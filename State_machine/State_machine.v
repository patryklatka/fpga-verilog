==> flow/design.v <==
`timescale 1ns / 1ps
module State_machine(
    input clk,
    input rst,
    input send, 
    input [7:0]data,
    output txd,
    output [1:0]state_test,
    output [4:0]cnt_test
    );
    localparam STATE0 = 2'd0;
    localparam STATE1 = 2'd1;
    localparam STATE2 = 2'd2;
    localparam STATE3 = 2'd3;
    reg [7:0]rememb_data = 8'b0;
    reg rememb_send = 1'd0;
    reg [4:0]cnt = 5'd0;
    reg [1:0]state = STATE0;
    reg r_y = 1'b0;
    always @(posedge clk)
    begin
        if(rst) state <= STATE0;
        else
        begin   
            case(state)
            STATE0:
            begin
                if(send==1'b1 & rememb_send==1'b0)
                state <= STATE1;
                rememb_data <= data;
                rememb_send <= send;
            end
            STATE1:
            begin
                r_y <= 1'b1;
                state <= STATE2;
            end
            STATE2:
            begin
                if(cnt < 5'd8)
                begin
                    r_y <= data[cnt];
                    cnt <= cnt + 1;
                end
                else
                begin
                    cnt <= 5'd0;
                    state <= STATE3;
                end
            end
            STATE3:
            begin
                r_y = 1'b0;
                rememb_send <= send;
                state <= STATE0;
            end
            endcase
        end
     end
     assign cnt_test = cnt;
     assign txd = r_y;
     assign state_test = state;
endmodule
# Step by step through the tools: State_machine
# The steps from the RTL of State_machine to its reports follow in flow order.
# Line numbers count from 1 in the design file above.
# Operators carry their Yosys type and port widths (W data, S select, Z words).
# Cell names lack the library's common part.
# A cell with -- has no value.
# design
top	State_machine
clock	clk
library	sky130hd
lib_corner	tt_025C_1v80

# Word-level counts
# Source: Yosys, flattened and elaborated, memories not mapped. Widths are those after wreduce. Registers that Yosys merges into a memory's read port (data or address) are not register bits. Print and check cells do not count. Equal cells are merged and count once.
# word_totals
ff_bits	9
input_bits	11
out_inout_bits	8
elab_cells	29
# op_classes
add_sub_neg	1
n_cmp	1
eq_ne	6
shifts	1
mux	5
logic	4
reduce_logical	7
# op_table
operator	n
$shiftx A8 B5 Y1	1
$pmux W2 S4	1
$ne A2 B2 Y1 const B	3
$reduce_and A3 Y1	2
$add A5 B1 Y5 const B	1
$lt A5 B4 Y1 const B	1
$eq A2 B2 Y1 const B	2
$reduce_and A2 Y1	2
$reduce_bool A4 Y1	1
$mux W2	2
$not A1 Y1	3
$pmux W1 S3	1
$eq A2 B1 Y1 const B	1
$logic_not A2 Y1	1
$reduce_or A2 Y1	1
$and A1 B1 Y1	1
$mux W1	1

# Longest topological paths
# Yosys ltp: most cells in a row. Word level: on the elaborated netlist, between registers, memories and ports. Mapped: between sequential cells and ports; inverters and the memories' decode and read muxes count.
# depth
word_depth	4
abc_area	1
depth_mapped	8
mapped_depth_nobuf	8

# After synthesis
# Yosys stat after the flow's synthesis: flattened, memories mapped to cells. It holds for the ABC_AREA given above (unset counts as 0); a run with the other value may have another netlist.
# types
cell_type	n	area_total_um2
edfxtp_1	7	210.202
ha_1	6	75.072
inv_1	14	52.55
nand2_1	14	52.55
dfxtp_1	2	40.038
nor2_1	10	37.536
nand3_1	5	25.024
nor2_2	3	18.768
nand3b_1	2	15.014
buf_6	1	11.261
nor2_4	1	11.261
nand3_2	1	10.01
xnor2_1	1	8.758
a211oi_1	1	7.507
inv_4	1	6.256
nand2_2	1	6.256
a21oi_1	1	5.005
o21ai_1	1	5.005
# Not listed: further types 2, cells in them 2.
# synth_totals
mapped_cells	74
mapped_area_um2	605.6
seqArea_um2	250.2
flip_flops	9
n_buf	1

# Worst setup path after synthesis
# Path of least setup slack by OpenSTA after synthesis, without wires, with an ideal clock, recovery checks aside; 20% of the period is set as input and as output delay. Where synthesis merged equal registers, the netlist keeps one of their names.
# synth_path
path_type	register to register
from	reg state[0]
to	reg cnt[0]
clock_period_ns	2.21
setup_ns	0.340
launch_ns	0.000
t_arrival_ns	0.972
required_time_ns	1.870
setup_slack_ns	0.898
delay_ns	1.312
path_stages	5
path_buffers	0
period_less_setup_slack_ns	1.312
# "delay_ns" is the arrival time less input delay plus setup time.
# "path_stages" counts driving pins, that of a launching flip-flop among them; a cell with two outputs on the path counts twice.
# "period_less_setup_slack_ns" is the clock period less the worst setup slack; recovery checks do not enter. This is arithmetic on one report: input and output delays are still those of the set period (20% each).
# Between the ends stands the longest chain of elaborated cells between them, by number of cells; it is not shown to be the way that was timed. Of several equally long chains one is given.
# A line is the first line of the expression or statement that the cell stems from. Yosys adds cells for indexed reads and writes and turns some case tables into memories.
# A register here has more assigning lines than the two given.
# synth_between
cell_sequence	dfxtp_1 -> inv_1 -> ha_1 -> inv_1 -> nor2_1
elab_chain_len	2
# synth_lines
element	line	text
start, declared	18	reg [1:0]state = STATE0;
start, assigned	22	if(rst) state <= STATE0;
start, assigned	29	state <= STATE1;
$eq A2 B2 Y1	25	case(state)
$reduce_and A2 Y1	--
end, assigned	43	cnt <= cnt + 1;
end, assigned	47	cnt <= 5'd0;
end, declared	17	reg [4:0]cnt = 5'd0;

# Timing after layout
# Path of least setup slack in the final report of flow run B (OpenROAD, finished layout, wires in). Where an end is a register, its clock arrival counts in the times.
# layout_path
path_type	register to output
from	reg state[0]
to	out state_test[0]
clock_period_ns	1.41
output_delay_ns	0.28
launch_ns	0.25
t_arrival_ns	0.99
required_time_ns	1.13
setup_slack_ns	0.14
path_stages	3
path_buffers	2
# A register here has more assigning lines than the two given.
# layout_between
cell_sequence	dfxtp_1 -> buf_4 -> dlygate4sd2_1
elab_chain_len	0
# layout_lines
element	line	text
start, declared	18	reg [1:0]state = STATE0;
start, assigned	22	if(rst) state <= STATE0;
start, assigned	29	state <= STATE1;
end, declared	8	output [1:0]state_test,

# Settings and measured results of 2 stored flow runs for module State_machine (sky130hd), not sorted in any way. The constraints put input and output delay at 20% of the set period each and load the outputs with 0.01 pF.
# By "period_less_ws_ns" is meant the clock period of the run minus its worst setup slack. This is arithmetic on one report: input and output delays are still those of the set period (20% each).
# "worst_path_allowed_less_slack_ns" means the part of the period allowed to the worst setup path (the constraints hold back 20% at inputs and 20% at outputs) less its slack; where the path has registers, the arrival times of their clocks count too.
# By "final_power_uw" is meant OpenSTA's value without simulated activity: inputs other than the clock are taken to toggle once in ten clock periods, and the tool carries that through the logic.
# Settings: - = not set for that run.
# Results: - = not shown.
run name	period_ns	CORE_UTILIZATION	SETUP_SLACK_MARGIN	CORE_MARGIN	CELL_PAD_IN_SITES_GLOBAL_PLACEMENT	CELL_PAD_IN_SITES_DETAIL_PLACEMENT	ABC_AREA	CTS_CLUSTER_DIAMETER	MIN_ROUTING_LAYER	MAX_ROUTING_LAYER	CAP_MARGIN	SLEW_MARGIN	PLACE_DENSITY	GPL_TIMING_DRIVEN	GPL_ROUTABILITY_DRIVEN	final_setup_tns_ns	worst_path_allowed_less_slack_ns	critical_path_type	die_area_um2	finish.stdcell_area_um2	final_power_uw	final_util_pct	fin_ws_ns	period_less_ws_ns	synthArea_um2	worst_hold_slack_ns
flow run A	1.26	53	-0.03	2	1	2	0	146	met1	met5	20	20	-	-	-	-	-	-	-	-	-	-	-	-	-	-
flow run B	1.41	33	0.06	2	-	1	1	-	met1	-	20	0	0.53	1	1	0.000	0.99	register to output	2193.5	878.3	1205	50.9	0.141	1.269	605.6	0.588
# Flow run A: did not finish, placement stopped with GPL-0301
